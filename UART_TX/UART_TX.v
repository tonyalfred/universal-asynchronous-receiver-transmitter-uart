==> flow/design.v <==
module FSM_TX 
(
  input  wire       clk,
  input  wire       rst,
  input  wire       data_valid, 
  input  wire       parity_en,
  input  wire       ser_done,
  output reg        ser_en,
  output reg  [1:0] mux_sel,
  output reg        busy       
);
  localparam [1:0] start_bit_sel = 2'b00,
                   stop_bit_sel  = 2'b01,
                   ser_data_sel  = 2'b10,
                   par_bit_sel   = 2'b11;
  localparam [2:0] S0_IDLE = 3'b000,
                   S1_STRT = 3'b001,
                   S2_DATA = 3'b010,
                   S3_PART = 3'b011,
                   S4_STOP = 3'b100;
  reg [2:0] current_state, next_state;
  always @ (posedge clk or negedge rst)
    begin
      if (!rst)
        current_state <= S0_IDLE;
      else 
        current_state <= next_state;
    end
  always @ (*)
    begin    
      casex (current_state)
        S0_IDLE:
          begin
            ser_en = 0; mux_sel = stop_bit_sel; busy = 0;
            next_state = (data_valid) ? S1_STRT : S0_IDLE;
          end
        S1_STRT:
          begin
            ser_en = 0; mux_sel = start_bit_sel; busy = 1;
            next_state = S2_DATA;
          end
        S2_DATA:
          begin
            ser_en = 1; mux_sel = ser_data_sel; busy = 1;
            if (ser_done)
              next_state = (parity_en) ? S3_PART : S4_STOP;
            else
              next_state = S2_DATA; 
          end
        S3_PART:
          begin
            ser_en = 0; mux_sel = par_bit_sel; busy = 1;
            next_state = S4_STOP;
          end
        S4_STOP:
          begin
            ser_en = 0; mux_sel = stop_bit_sel; busy = 1;
            next_state = (data_valid) ? S1_STRT : S0_IDLE;
          end
        default: 
          begin
            ser_en = 0; mux_sel = stop_bit_sel; busy = 0;
            next_state = S0_IDLE;  
          end        
      endcase
    end
endmodule
module UART_TX #
(
  parameter DATA_WIDTH = 8
)
(
  input  wire                  CLK,
  input  wire                  RST,
  input  wire                  PAR_EN,
  input  wire                  PAR_TYP,
  input  wire [DATA_WIDTH-1:0] P_DATA,
  input  wire                  DATA_VALID,
  output wire                  TX_OUT,
  output wire                  BUSY       
);
  localparam START_BIT = 0;
  localparam STOP_BIT  = 1;
  wire       ser_done;
  wire       ser_en; 
  wire       ser_data;
  wire [1:0] mux_sel;
  wire       par_bit;
  wire       par_en_reg;
    FSM_TX FSM_TX0
  (
    .clk        (CLK),
    .rst        (RST),
    .data_valid (DATA_VALID), 
    .ser_done   (ser_done),
    .parity_en  (par_en_reg),
    .ser_en     (ser_en),
    .mux_sel    (mux_sel),
    .busy       (BUSY)
  );
    serializer SER0
  (
    .clk        (CLK),
    .rst        (RST),
    .data_in    (P_DATA),
    .data_valid (DATA_VALID),
    .busy       (BUSY),
    .ser_en     (ser_en),
    .ser_done   (ser_done),
    .ser_data   (ser_data)
  );
    parity_reg PARITY_REG0
  (
    .clk        (CLK),
    .rst        (RST),
    .parity_en  (PAR_EN),
    .data_valid (DATA_VALID),
    .busy       (BUSY),
    .out        (par_en_reg)
  );
    parity_calc PARITY_CALC0
  (
    .clk         (CLK),
    .rst         (RST),
    .parity_en   (PAR_EN),
    .parity_type (PAR_TYP),
    .data_valid  (DATA_VALID),
    .busy        (BUSY),
    .data_in     (P_DATA),
    .parity_bit  (par_bit)
  );
    multiplexer_4x1 MUX0
  (
    .in_0 (START_BIT),
    .in_1 (STOP_BIT),
    .in_2 (ser_data),
    .in_3 (par_bit),
    .sel  (mux_sel),
    .out  (TX_OUT)
  );
endmodule
module multiplexer_4x1 
(
  input wire        in_0,
  input wire        in_1,
  input wire        in_2,
  input wire        in_3,
  input wire [1:0 ] sel,
  output reg        out
);
  always @ (*)
    begin
      casex (sel)
        2'b00  : out = in_0;
        2'b01  : out = in_1;
        2'b10  : out = in_2;
        2'b11  : out = in_3;
        default: out = in_1; 
      endcase
    end 
endmodule
module parity_calc #
(
  parameter DATA_WIDTH = 8
)
(
  input  wire                  clk,
  input  wire                  rst,
  input  wire                  parity_en, 
  input  wire                  parity_type, 
  input  wire                  data_valid, 
  input  wire                  busy,
  input  wire [DATA_WIDTH-1:0] data_in,
  output reg                   parity_bit  
);
  always @ (posedge clk or negedge rst)
    begin  
      if (!rst) begin
        parity_bit <= 0;
      end else if (parity_en && data_valid && !busy) begin
        parity_bit <= ^ data_in ^ parity_type;
      end
    end
endmodule
module parity_reg 
(
  input  wire clk,
  input  wire rst,
  input  wire parity_en,
  input  wire data_valid, 
  input  wire busy,
  output reg  out  
);
  always @ (posedge clk or negedge rst)
    begin
      if (!rst) begin
        out <= 1'b0;
      end else if (data_valid && !busy) begin
        out <= parity_en;
      end
    end
endmodule
module serializer #
(
  parameter DATA_WIDTH = 8, 
  parameter CNTR_WIDTH = 4
)
(
  input  wire                  clk,
  input  wire                  rst,
  input  wire [DATA_WIDTH-1:0] data_in,
  input  wire                  data_valid,
  input  wire                  busy,
  input  wire                  ser_en,
  output wire                  ser_data,
  output wire                  ser_done 
);
  reg [DATA_WIDTH-1:0] REG;
  reg [CNTR_WIDTH-1:0] CNTR;
  always @ (posedge clk or negedge rst)
    begin
      if (!rst)
        REG <= 0;
      else if (data_valid && !busy)
        REG <= data_in;
      else if (ser_en)
        REG <= REG >> 1;
    end
  always @ (posedge clk or negedge rst)
    begin
      if (!rst)
        CNTR <= 0;
      else if (ser_done)
        CNTR <= 0;
      else if (ser_en)
        CNTR <= CNTR + 1;
    end
  assign ser_done = (CNTR == 3'b111); 
  assign ser_data = REG [0];
endmodule
* Reports on UART_TX
What the tools print for UART_TX, step after step. Lines are those of the file above, counted from 1. Operators carry their Yosys type and port widths (W data, S select, Z words). Cell names lack the library's common part. Not given: n/a
Set-up: design top UART_TX, clock port CLK, library sky130hd, timing corner tt_025C_1v80

* After elaboration
Yosys after proc, flatten, opt, wreduce and memory -nomap, before mapping. Memory bits, and registers merged into a memory's read port (data or address), are not among the register bits. Print and check cells are not counted. Equal cells are merged and count once.
Bit counts: flip-flop bits (word level) 17, latch bits 0, RAM bits 0, ROM bits 0, clocked read ports x word width 0, memory cells 0, bits of input ports 13
Operators by class: add/subtract/negate cells 1, multiply operators 0, div/mod/pow operators 0, magnitude comparators 0, equality and inequality tests 8, shift operators 0, mux-type cells 12, bitwise operators 1, reductions and logical operators 11
Operator list (count):
- $mux W8 | 2
- $pmux W3 S4 | 1
- $reduce_xor A8 Y1 | 1
- $mux W4 | 2
- $eq A3 B2 Y1 const B | 2
- $pmux W2 S3 | 1
- $mux W3 | 2
- $eq A2 B2 Y1 const B | 2
- $reduce_bool A2 Y1 | 2
- $add A4 B1 Y4 const B | 1
- $eq A4 B3 Y1 const B | 1
- $reduce_or A4 Y1 | 1
- $pmux W1 S4 | 1
- $logic_and A1 B1 Y1 | 3
- $eq A3 B1 Y1 const B | 1
- $eq A3 B3 Y1 const B | 1
- $logic_not A3 Y1 | 1
- $mux W1 | 3
- $eq A2 B1 Y1 const B | 1
- $logic_not A2 Y1 | 1
- $reduce_or A2 Y1 | 1
- $xor A1 B1 Y1 | 1
- $logic_not A1 Y1 | 1

* Longest topological paths
Yosys ltp: most cells in a row. Word level: on the elaborated netlist, between registers, memories and ports. Mapped: between sequential cells and ports; inverters and the memories' decode and read muxes count.
Depth: depth in word-level cells 6, ABC_AREA 0, gate-level depth with buffers 6, gate-level depth less buffers 4

* Mapped cells and area
Yosys stat after the flow's synthesis: flattened, memories mapped to cells. It holds for the ABC_AREA given above (unset counts as 0); a run with the other value may have another netlist.
Cells by type (count):
- dfrtp_1 | 18
- mux2i_1 | 7
- xnor2_1 | 5
- nor2_1 | 10
- a21oi_1 | 6
- dfstp_2 | 1
- nand3_1 | 5
- xnor3_2 | 1
- buf_6 | 2
- nand2_1 | 6
- nor4_4 | 1
- o21ai_0 | 4
- xnor2_2 | 1
- a21o_1 | 2
- inv_1 | 4
- mux2_4 | 1
- and3_1 | 2
- ha_1 | 1
Other cell types: 9; their cells: 9.
Synthesis totals: mapped cells 86, chip area (Yosys) 943.4 µm², area of sequential cells 476.7 µm², flip-flops 19
The figures by module come from a second, unflattened synthesis with its own total; it is not the netlist above.
Unflattened totals: cells (unflattened synthesis) 86, area total of the unflattened synthesis 957.2 µm²
Each row is one instance without its submodules.
Modules:
- serializer | instances 1, cells 53, area 568.0 µm², sequential area 300.3 µm²
- FSM_TX | instances 1, cells 16, area 188.9 µm², sequential area 126.4 µm²
- parity_calc | instances 1, cells 11, area 116.4 µm², sequential area 25.0 µm²
- parity_reg | instances 1, cells 3, area 53.8 µm², sequential area 25.0 µm²
- multiplexer_4x1 | instances 1, cells 1, area 22.5 µm², sequential area 0.0 µm²
- UART_TX | instances 1, cells 2, area 7.5 µm², sequential area 0.0 µm²

* Worst setup path after synthesis
Path of least setup slack by OpenSTA after synthesis, without wires, with an ideal clock, recovery checks aside; 20% of the period is set as input and as output delay. Where synthesis merged equal registers, the netlist keeps one of their names.
Path after synthesis: path kind input to register, start point input port P_DATA[3], end point register PARITY_CALC0.parity_bit, clock period 2.2 ns, launch time at the first pin 0.440 ns, arrival 1.362 ns, required time 2.075 ns, slack 0.713 ns, delay of the path 1.047 ns, stages 4, period reached after synthesis 1.487 ns
"delay of the path" = arrival - input delay + setup time. "stages" counts driving pins, that of a launching flip-flop among them; a cell with two outputs on the path counts twice. "period reached after synthesis" = period - worst setup slack (recovery checks aside). The figure is calculated, with input and output delays left at 20% of the set period. Between the ends stands the longest chain of elaborated cells between them, by number of cells; it is not shown to be the way that was timed. Of several equally long chains one is given. Each line given opens the expression or statement behind the cell; cells for indexed reads and writes are added by Yosys, which also makes memories of some case tables.
Between the ends, after synthesis: cells stage by stage xnor2_1 xnor3_2 xnor2_1 mux2_4, cells in the longest elaborated chain 2
Ends and longest elaborated chain, after synthesis:
- start: declaration | line 77 | input  wire [DATA_WIDTH-1:0] P_DATA,
- $reduce_xor A8 Y1 | line 181 | parity_bit <= ^ data_in ^ parity_type;
- $xor A1 B1 Y1 | line 181
- end: assignment | line 179 | parity_bit <= 0;
- end: assignment | line 181
- end: declaration | line 174 | output reg                   parity_bit

* Timing after layout
Path of least setup slack in the final report of run 2 (OpenROAD, finished layout, wires in). Where an end is a register, its clock arrival counts in the times.
Path post-layout: path kind register to output, start point register FSM_TX0.current_state, end point output port TX_OUT, clock period 1.81 ns, launch time at the first pin 0.30 ns, arrival 1.37 ns, required time 1.45 ns, slack 0.08 ns, stages 5
Where an end lacks its bit number, it is one bit of the signal, or one of the new flip-flops if synthesis recoded a state register.
Between the ends, post-layout: cells stage by stage dfrtp_2 inv_2 mux2i_1 o21ai_0 clkdlybuf4s15_1
Ends and longest elaborated chain, post-layout:
- start: declaration | line 21 | reg [2:0] current_state, next_state;
- start: assignment | line 25 | current_state <= S0_IDLE;
- start: assignment | line 27 | current_state <= next_state;
- end: declaration | line 79 | output wire                  TX_OUT,
No chain of elaborated cells between the ends is given.

Memo
Re: implementation data of UART_TX

Design UART_TX on sky130hd. What follows are 2 stored runs of the flow, each under its own settings; their order means nothing. The constraints put input and output delay at 20% of the set period each and load the outputs with 0.01 pF.
"worst setup path time" means the part of the period allowed to the worst setup path (the constraints hold back 20% at inputs and 20% at outputs) less its slack; where the path has registers, the arrival times of their clocks count too.

* Run 1 | settings: period_ns 2.85; CORE_UTILIZATION 49; SETUP_SLACK_MARGIN -0.24; PLACE_DENSITY_LB_ADDON 0.2; CORE_ASPECT_RATIO 0.5; CORE_MARGIN 4; CELL_PAD_IN_SITES_DETAIL_PLACEMENT 0; TNS_END_PERCENT 50; CTS_CLUSTER_DIAMETER 376; CAP_MARGIN 40; MIN_ROUTING_LAYER met1; SLEW_MARGIN 20 | not finished: floorplanning ended with error PDN-0185
* Run 2 | settings: period_ns 1.81; CAP_MARGIN 20; CORE_MARGIN 2; CORE_UTILIZATION 40; SLEW_MARGIN 20 | results: lowest setup slack 0.080 ns; total die area 2763.1 µm²; mapped cell area after synthesis 943.4 µm²; standard-cell area of the final layout 1181.1 µm²; worst setup path time 1.37 ns; worst path kind register to output; utilization 0.534
